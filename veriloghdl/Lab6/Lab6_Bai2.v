==> flow/design.v <==
module Lab6_Bai2 (
    input  wire        CLOCK_50,
    input  wire [1:0]  SW,
    output reg  [6:0]  HEX5, HEX4, HEX3, HEX2, HEX1, HEX0
);
    reg [25:0] counter;
    reg [25:0] limit;
    wire chophep;
    reg [2:0] status;
    initial begin
        counter = 0;
        status  = 0;
    end
    always @(*) begin
        case (SW)
            2'b00:   limit = 50000000 - 1;
            2'b01:   limit = 25000000 - 1;
            2'b10:   limit = 12500000 - 1;
            2'b11:   limit = 6250000  - 1;
            default: limit = 50000000 - 1;
        endcase
    end
    always @(posedge CLOCK_50) begin
        if (counter >= limit)
            counter <= 0;
        else
            counter <= counter + 1'b1;
    end
    assign chophep = (counter == limit);
    always @(posedge CLOCK_50) begin
        if (chophep) begin
            if (status == 3'd5)
                status <= 3'd0;
            else
                status <= status + 1'b1;
        end
    end
    always @(*) begin
        HEX5 = 7'b1111111;
        HEX4 = 7'b1111111;
        HEX3 = 7'b1111111;
        HEX2 = 7'b1111111;
        HEX1 = 7'b1111111;
        HEX0 = 7'b1111111;
        case (status)
            3'd0: begin
                HEX5 = 7'b0001001;
                HEX4 = 7'b1001111;
            end
            3'd1: begin
                HEX4 = 7'b0001001;
                HEX3 = 7'b1001111;
            end
            3'd2: begin
                HEX3 = 7'b0001001;
                HEX2 = 7'b1001111;
            end
            3'd3: begin
                HEX2 = 7'b0001001;
                HEX1 = 7'b1001111;
            end
            3'd4: begin
                HEX1 = 7'b0001001;
                HEX0 = 7'b1001111;
            end
            3'd5: begin
                HEX0 = 7'b0001001;
                HEX5 = 7'b1001111;
            end
            default: begin
            end
        endcase
    end
endmodule
# Step by step through the tools: Lab6_Bai2
# Tool output for the design above, in the order of the flow.
# Lines are those of the file above, counted from 1.
# Library cell names are shortened.
# Not given: -
# design
design	Lab6_Bai2
clock_port	CLOCK_50
library	sky130hd
lib_corner	tt_025C_1v80

# Elaborated design
# Source: Yosys, flattened and elaborated, memories not mapped. Widths are those after wreduce; folded enables and synchronous resets count as part of the registers. Registers that Yosys merges into a memory's read port (data or address) are not register bits. Print and check cells do not count. Equal cells are merged and count once.
# word_totals
reg_bits	29
latchBits	0
mem_bits_rw	0
mem_bits_ro	0
clocked_rd_ports_x_width	0
n_memories	0
input_bits	3
wordCells	23
# classes
n_addsub	2
n_mul	0
n_div	0
n_cmp	1
equal	9
shifts	0
mux	7
bitwise	0
n_reduce_logical	2
# op_table
operator	n
case mux 26 bit (select 4 bit)	1
case mux 7 bit (select 2 bit)	6
adder 26 x 1 -> 26 bit (second input constant)	1
greater-or-equal comparator 26 bit	1
== test 26 bit	1
== test 3 x 2 -> 1 bit (second input constant)	2
== test 3 bit (second input constant)	2
== test 2 bit (second input constant)	2
adder 3 x 1 -> 3 bit (second input constant)	1
== test 3 x 1 -> 1 bit (second input constant)	1
zero test 3 bit	1
== test 2 x 1 -> 1 bit (second input constant)	1
zero test 2 bit	1

# Logic depth
# Yosys ltp: most cells in a row. Word level: on the elaborated netlist, between registers, memories and ports. Mapped: between sequential cells and ports; inverters and the memories' decode and read muxes count.
# depth
ltp_word	3
ABC_AREA	0
mapped_depth	11
ltp_nobuf	9

# After synthesis
# Yosys stat after the flow's synthesis: flattened, memories mapped to cells. It holds for the ABC_AREA given above (unset counts as 0); a run with the other value may have another netlist.
# synth_totals
stdcells	241
mapped_area_um2	2034.5
flip_flops	29
# types
cell_type	n	type_area_um2
dfxtp_1	26	520.499
ha_1	20	250.24
buf_4	30	225.216
xor2_1	17	148.893
nor2_1	31	116.362
edfxtp_1	3	90.086
nand3_1	14	70.067
xnor2_1	7	61.309
nand2_1	13	48.797
a21oi_1	9	45.043
inv_1	12	45.043
nand4_1	6	37.536
and4_1	4	35.034
o21ai_0	7	35.034
buf_6	3	33.782
a21boi_0	3	22.522
nand3b_1	3	22.522
nor3_1	4	20.019
# Other cell types: 22; their cells: 29.

# Worst setup path after synthesis
# Source: OpenSTA report_checks on the synthesized netlist (no wires, ideal clock, input and output delay 20% of the period each), path of least setup slack; recovery checks are left aside. Register names are those of the netlist, which keeps one name where synthesis merged equal registers.
# synth_path
path_kind	input port to flip-flop
start	input port SW[0]
end	register status[0]
period_ns	3.41
setup_time_ns	0.371
t_arrival_ns	2.189
setup_slack_ns	0.849
path_delay_ns	1.878
path_stages	9
path_buffers	1
synth_period_reached_ns	2.561
# "path_delay_ns" is the arrival time less input delay plus setup time.
# "path_stages": output pins that drive a net of the path, with the launching flip-flop's if there is one; two outputs of one cell count as two.
# "synth_period_reached_ns" = period - worst setup slack (recovery checks aside). The figure is calculated, with input and output delays left at 20% of the set period.
# The rows between start and end are the longest chain of elaborated cells between them; the timing report does not say that the signal goes this way. Where chains are equally long, one stands for them.
# Each line given opens the expression or statement behind the cell; cells for indexed reads and writes are added by Yosys, which also makes memories of some case tables.
# synth_between
path_cell_list	buf_6 > inv_1 > nor2_1 > inv_1 > ha_1 > nand3_1 > nor3_1 > nand3_1 > nor4_1
elab_chain_len	3
# synth_lines
element	line_no	text
start, declared	3	input  wire [1:0]  SW,
== test 2 bit	15	case (SW)
case mux 26 bit (select 4 bit)	15
== test 26 bit	29	assign chophep = (counter == limit);
end, assigned	33	status <= 3'd0;
end, assigned	35	status <= status + 1'b1;
end, declared	9	reg [2:0] status;

# Path in the finished layout
# Path of least setup slack in the final report of record 1 (OpenROAD, finished layout, wires in). Where an end is a register, its clock arrival counts in the times.
# layout_path
path_kind	input port to flip-flop
start	input port SW[0]
end	register counter[11]
period_ns	2.05
setup_time_ns	0.06
t_arrival_ns	2.28
setup_slack_ns	-0.01
path_stages	9
path_buffers	3
# The rows between start and end are the longest chain of elaborated cells between them; the timing report does not say that the signal goes this way. Where chains are equally long, one stands for them.
# layout_between
path_cell_list	buf_8 > buf_6 > ha_4 > a21o_1 > a211o_1 > a222oi_1 > o211ai_4 > buf_8 > a21oi_2
elab_chain_len	3
# layout_lines
element	line_no	text
start, declared	3	input  wire [1:0]  SW,
== test 2 bit	15	case (SW)
case mux 26 bit (select 4 bit)	15
greater-or-equal comparator 26 bit	24	if (counter >= limit)
end, assigned	25	counter <= 0;
end, assigned	27	counter <= counter + 1'b1;
end, declared	6	reg [25:0] counter;

# 2 stored runs of Lab6_Bai2 in the flow (synthesis by Yosys, layout by OpenROAD, sky130hd cells), in arbitrary order. Constraints: input delay and output delay 20% of the set period each, output load 0.01 pF.
# "achieved_clock_period_ns" means the clock period less the worst setup slack. The figure is calculated, with input and output delays left at 20% of the set period.
# "final_power_w" rests on the timing tool's default activity at the inputs, not on a simulated workload.
# Among the settings, . means not set for that run.
run	period_ns	CAP_MARGIN	CORE_MARGIN	CORE_UTILIZATION	SLEW_MARGIN	PLACE_DENSITY_LB_ADDON	HOLD_SLACK_MARGIN	CORE_ASPECT_RATIO	CELL_PAD_IN_SITES_DETAIL_PLACEMENT	TNS_END_PERCENT	ABC_AREA	final_power_w	achieved_clock_period_ns	synthArea_um2	final_setup_ws_ns	layout_stdcell_area_um2	design.die.area_um2	final_setup_tns_ns
record 1	2.05	20	2	40	20	.	.	.	.	.	.	0.001196	2.064	2034.5	-0.014	2934.1	5672.4	-0.041
record 2	1.89	0	2	61	20	0.16	0.04	1.1	0	15	1	0.001214	1.951	2316.0	-0.061	2746.4	4306.2	-0.404
