==> flow/design.v <==
module cau2_b (
    input  wire       CLOCK_50,
    input  wire [1:0] SW,
    input  wire [0:0] KEY,
    output wire [6:0] HEX5, HEX4, HEX3, HEX2, HEX1, HEX0
);
    reg [23:0] shift_reg;
    reg [25:0] counter;
    reg [25:0] limit;
    reg        tick;
    reg        running;
    reg [1:0]  key_sync;
    reg        key_prev;
    initial begin
        shift_reg = 24'h067FFF;
        counter   = 26'd0;
        tick      = 1'b0;
        running   = 1'b0;
        key_sync  = 2'b11;
        key_prev  = 1'b1;
    end
    always @(*) begin
        case (SW[1])
            1'b0: limit = 26'd49_999_999;  
            1'b1: limit = 26'd24_999_999;  
            default: limit = 26'd49_999_999;
        endcase
    end
    always @(posedge CLOCK_50) begin
        if (counter >= limit) begin
            counter <= 26'd0;
            tick    <= 1'b1;
        end else begin
            counter <= counter + 26'd1;
            tick    <= 1'b0;
        end
    end
    always @(posedge CLOCK_50) begin
        key_sync <= {key_sync[0], KEY[0]};
    end
    always @(posedge CLOCK_50) begin
        key_prev <= key_sync[1];
        if (key_prev == 1'b1 && key_sync[1] == 1'b0)
            running <= ~running;
    end
    always @(posedge CLOCK_50) begin
        if (tick && running) begin
            if (SW[0] == 1'b0)
                shift_reg <= {shift_reg[3:0], shift_reg[23:4]};
            else
                shift_reg <= {shift_reg[19:0], shift_reg[23:20]};
        end
    end
    HexDecoder u5 (.in(shift_reg[23:20]), .out(HEX5));
    HexDecoder u4 (.in(shift_reg[19:16]), .out(HEX4));
    HexDecoder u3 (.in(shift_reg[15:12]), .out(HEX3));
    HexDecoder u2 (.in(shift_reg[11:8]),  .out(HEX2));
    HexDecoder u1 (.in(shift_reg[7:4]),   .out(HEX1));
    HexDecoder u0 (.in(shift_reg[3:0]),   .out(HEX0));
endmodule
module HexDecoder(
    input  wire [3:0] in,
    output reg  [6:0] out
);
    always @(*) begin
        case (in)
            4'h0: out = 7'b1000000;
            4'h1: out = 7'b1111001;
            4'h2: out = 7'b0100100;
            4'h3: out = 7'b0110000;
            4'h4: out = 7'b0011001;
            4'h5: out = 7'b0010010;
            4'h6: out = 7'b0000010;
            4'h7: out = 7'b1111000;
            4'h8: out = 7'b0000000;
            4'h9: out = 7'b0010000;
            4'hF: out = 7'b1111111;
            default: out = 7'b1111111;
        endcase
    end
endmodule
# [Step by step through the tools: cau2_b]
# The steps from the RTL of cau2_b to its reports follow in flow order.
# Line numbers count from 1 in the design file above.
# Cell names lack the library's common part.
# The mark -- stands for no value.
[inputs] top="cau2_b" clock="CLOCK_50" lib="sky130hd" corner="tt_025C_1v80"

# [After elaboration]
# Yosys after proc, flatten, opt, wreduce and memory -nomap, before mapping. Enables and synchronous resets that opt folds into registers are not counted as muxes. Memory bits, and registers merged into a memory's read port (data or address), are not among the register bits. Print and check cells are not counted. Equal cells are merged and count once.
# Memory sizes are those after Yosys's memory passes, which may raise the word count (mostly to a power of two), join words into wider ones and drop unused or constant bits.
[bits] input_bits=4 memories=6 ff_bits=55 out_inout_bits=42 rom_bits=672 elab_cells=22
[mem_list] name="(no name shown)" words=16 word_bits=7 rd=1 write_ports=0 line=66 text="case (in)"
[mem_list] name="(no name shown)" words=16 word_bits=7 rd=1 write_ports=0 line=66
[mem_list] name="(no name shown)" words=16 word_bits=7 rd=1 write_ports=0 line=66
[mem_list] name="(no name shown)" words=16 word_bits=7 rd=1 write_ports=0 line=66
[mem_list] name="(no name shown)" words=16 word_bits=7 rd=1 write_ports=0 line=66
[mem_list] name="(no name shown)" words=16 word_bits=7 rd=1 write_ports=0 line=66
[classes] muxes=3 compare=1 add_sub_neg=1 n_reduce_logical=2 logic=3
[op_table] op="26-bit case mux with 2-bit select" n=1
[op_table] op="26-bit by 1-bit adder with 26-bit output with constant B" n=1
[op_table] op="26-bit >= comparator" n=1
[op_table] op="24-bit 2-to-1 mux" n=1
[op_table] op="1-bit inverter" n=3
[op_table] op="1-bit logical AND" n=2
[op_table] op="1-bit 2-to-1 mux" n=1

# [Depth]
# Yosys ltp: most cells in a row. Word level: on the elaborated netlist, between registers, memories and ports. Mapped: between sequential cells and ports; inverters and the memories' decode and read muxes count.
[logic_depth] depth_word=4 ABC_AREA=0 ltp_mapped=8 ltp_nobuf=7

# [After synthesis]
# Yosys stat after the flow's synthesis: flattened, memories mapped to cells. It holds for the ABC_AREA given above (unset counts as 0); a run with the other value may have another netlist.
# The area totals of this step are shown rounded.
[types] cell="edfxtp_1" n=25 area_total_um2=750.72
[types] cell="dfxtp_1" n=30 area_total_um2=600.576
[types] cell="ha_1" n=40 area_total_um2=500.48
[types] cell="nor2_1" n=65 area_total_um2=243.984
[types] cell="nand2_1" n=50 area_total_um2=187.68
[types] cell="o21ai_0" n=37 area_total_um2=185.178
[types] cell="a21oi_1" n=32 area_total_um2=160.154
[types] cell="xor2_1" n=13 area_total_um2=113.859
[types] cell="inv_1" n=27 area_total_um2=101.347
[types] cell="mux2_2" n=8 area_total_um2=90.086
[types] cell="xnor2_1" n=9 area_total_um2=78.826
[types] cell="nand3_1" n=13 area_total_um2=65.062
[types] cell="a31oi_1" n=9 area_total_um2=56.304
[types] cell="nand2b_1" n=6 area_total_um2=37.536
[types] cell="or2_2" n=6 area_total_um2=37.536
[types] cell="clkbuf_1" n=9 area_total_um2=33.782
[types] cell="o311ai_4" n=1 area_total_um2=26.275
[types] cell="nand4_1" n=4 area_total_um2=25.024
# Not listed: further types 21, cells in them 33.
[synth_totals] seq_area_um2=1351 cell_count=417 buffers=12 yosys_area_um2=3547 ff_cells=55
# The figures by module come from a second, unflattened synthesis with its own total; it is not the netlist above.
[unflattened] hier_cells=397 hier_area_um2=3710
# Each row is one instance without its submodules.
[by_module] mod="cau2_b" n_inst=1 cells=211 seq_area_um2=1351 mod_area_um2=2509
[by_module] mod="HexDecoder" n_inst=6 cells=31 seq_area_um2=0.0 mod_area_um2=200.2

# [Path before layout]
# Path of least setup slack by OpenSTA after synthesis, without wires, with an ideal clock, recovery checks aside; 20% of the period is set as input and as output delay. Where synthesis merged equal registers, the netlist keeps one of their names.
[synth_timing] path_type="input to register" from="input SW[1]" to="register counter[22]" clock_period_ns=3.04 delay_ns=1.649 t_first_pin_ns=0.608 arrival_time_ns=2.142 n_path_buf=1 in_delay_ns=0.608 path_stages=7 t_required_ns=2.925 slack_ns=0.783 setup_time_ns=0.115 period_less_setup_slack_ns=2.257
# "delay_ns" = arrival - input delay + setup time.
# "path_stages" counts driving pins, that of a launching flip-flop among them; a cell with two outputs on the path counts twice.
# "period_less_setup_slack_ns" = period - worst setup slack (recovery checks aside). The figure is calculated, with input and output delays left at 20% of the set period.
# Between the ends stands the longest chain of elaborated cells between them, by number of cells; it is not shown to be the way that was timed. Of several equally long chains one is given.
# A line is the first line of the expression or statement that the cell stems from. Yosys adds cells for indexed reads and writes and turns some case tables into memories.
[synth_via] cell_sequence="inv_1 > ha_1 > inv_1 > or4_4 > o311ai_4 > buf_6 > nor2_1" elab_chain_cells=3 cells_between=3 cone_lines=2 cone_classes="1 x compare; 1 x mux; 1 x logic"
[synth_lines] item="start, declared" line=3 text="input  wire [1:0] SW,"
[synth_lines] item="1-bit inverter" line=23 text="case (SW[1])"
[synth_lines] item="26-bit case mux with 2-bit select" line=23
[synth_lines] item="26-bit >= comparator" line=30 text="if (counter >= limit) begin"
[synth_lines] item="end, assigned" line=31 text="counter <= 26'd0;"
[synth_lines] item="end, assigned" line=34 text="counter <= counter + 26'd1;"
[synth_lines] item="end, declared" line=8 text="reg [25:0] counter;"

# [Path in the finished layout]
# Path of least setup slack in the final report of flow run A (OpenROAD, finished layout, wires in). Where an end is a register, its clock arrival counts in the times.
[layout_timing] path_type="register to register" from="register counter[10]" to="register counter[15]" setup_time_ns=0.07 t_first_pin_ns=0.33 arrival_time_ns=2.58 slack_ns=-0.09 path_stages=6 t_required_ns=2.50 n_path_buf=0 clock_period_ns=2.26
# Between the ends stands the longest chain of elaborated cells between them, by number of cells; it is not shown to be the way that was timed. Of several equally long chains one is given.
[layout_via] cell_sequence="dfxtp_1 > nand2_1 > nor4_4 > nand3_1 > or3_1 > a21oi_2" elab_chain_cells=1 cells_between=2 cone_lines=2 cone_classes="1 x add/sub; 1 x compare"
[layout_lines] item="start, declared" line=8 text="reg [25:0] counter;"
[layout_lines] item="start, assigned" line=31 text="counter <= 26'd0;"
[layout_lines] item="start, assigned" line=34 text="counter <= counter + 26'd1;"
[layout_lines] item="26-bit by 1-bit adder with 26-bit output" line=34
[layout_lines] item="end, assigned" line=31
[layout_lines] item="end, assigned" line=34
[layout_lines] item="end, declared" line=8

Hand-over note for cau2_b

Below are 2 stored runs of the flow (Yosys, OpenROAD; platform sky130hd) on cau2_b, each with its settings and what was measured, unordered. Constraints: input delay and output delay 20% of the set period each, output load 0.01 pF.
"achieved clock period" means the clock period less the worst setup slack. The figure is calculated, with input and output delays left at 20% of the set period.
"worst setup path time" means the part of the period allowed to the worst setup path (the constraints hold back 20% at inputs and 20% at outputs) less its slack; where the path has registers, the arrival times of their clocks count too.
By "power" is meant OpenSTA's value without simulated activity: inputs other than the clock are taken to toggle once in ten clock periods, and the tool carries that through the logic.
Measured values are rounded.
[flow run A] settings: period_ns=2.26, CORE_UTILIZATION=53, SETUP_SLACK_MARGIN=0.68, PLACE_DENSITY_LB_ADDON=0.18, CORE_ASPECT_RATIO=0.85, CORE_MARGIN=6, ABC_AREA=0, CTS_CLUSTER_SIZE=45, CAP_MARGIN=20, SLEW_MARGIN=20
[flow run A] result: chip area after synthesis (Yosys) 3547 um^2, die area 8807 um^2, standard-cell area of the final layout 5951 um^2, utilization 0.958, worst setup slack after layout -0.085 ns, total negative slack -0.095 ns, worst hold slack 0.358 ns, power 1.808 mW, achieved clock period 2.345 ns, worst setup path time 2.35 ns, worst setup path kind register to register
[flow run B] settings: period_ns=2.54, CORE_UTILIZATION=72, SETUP_SLACK_MARGIN=0.55, PLACE_DENSITY_LB_ADDON=0.06, ABC_AREA=1, GPL_TIMING_DRIVEN=0, GPL_ROUTABILITY_DRIVEN=0, CAP_MARGIN=35, SLEW_MARGIN=5, MIN_ROUTING_LAYER=met1, CORE_MARGIN=2
[flow run B] result: did not finish, routing stopped with DPL-0038

End of note.
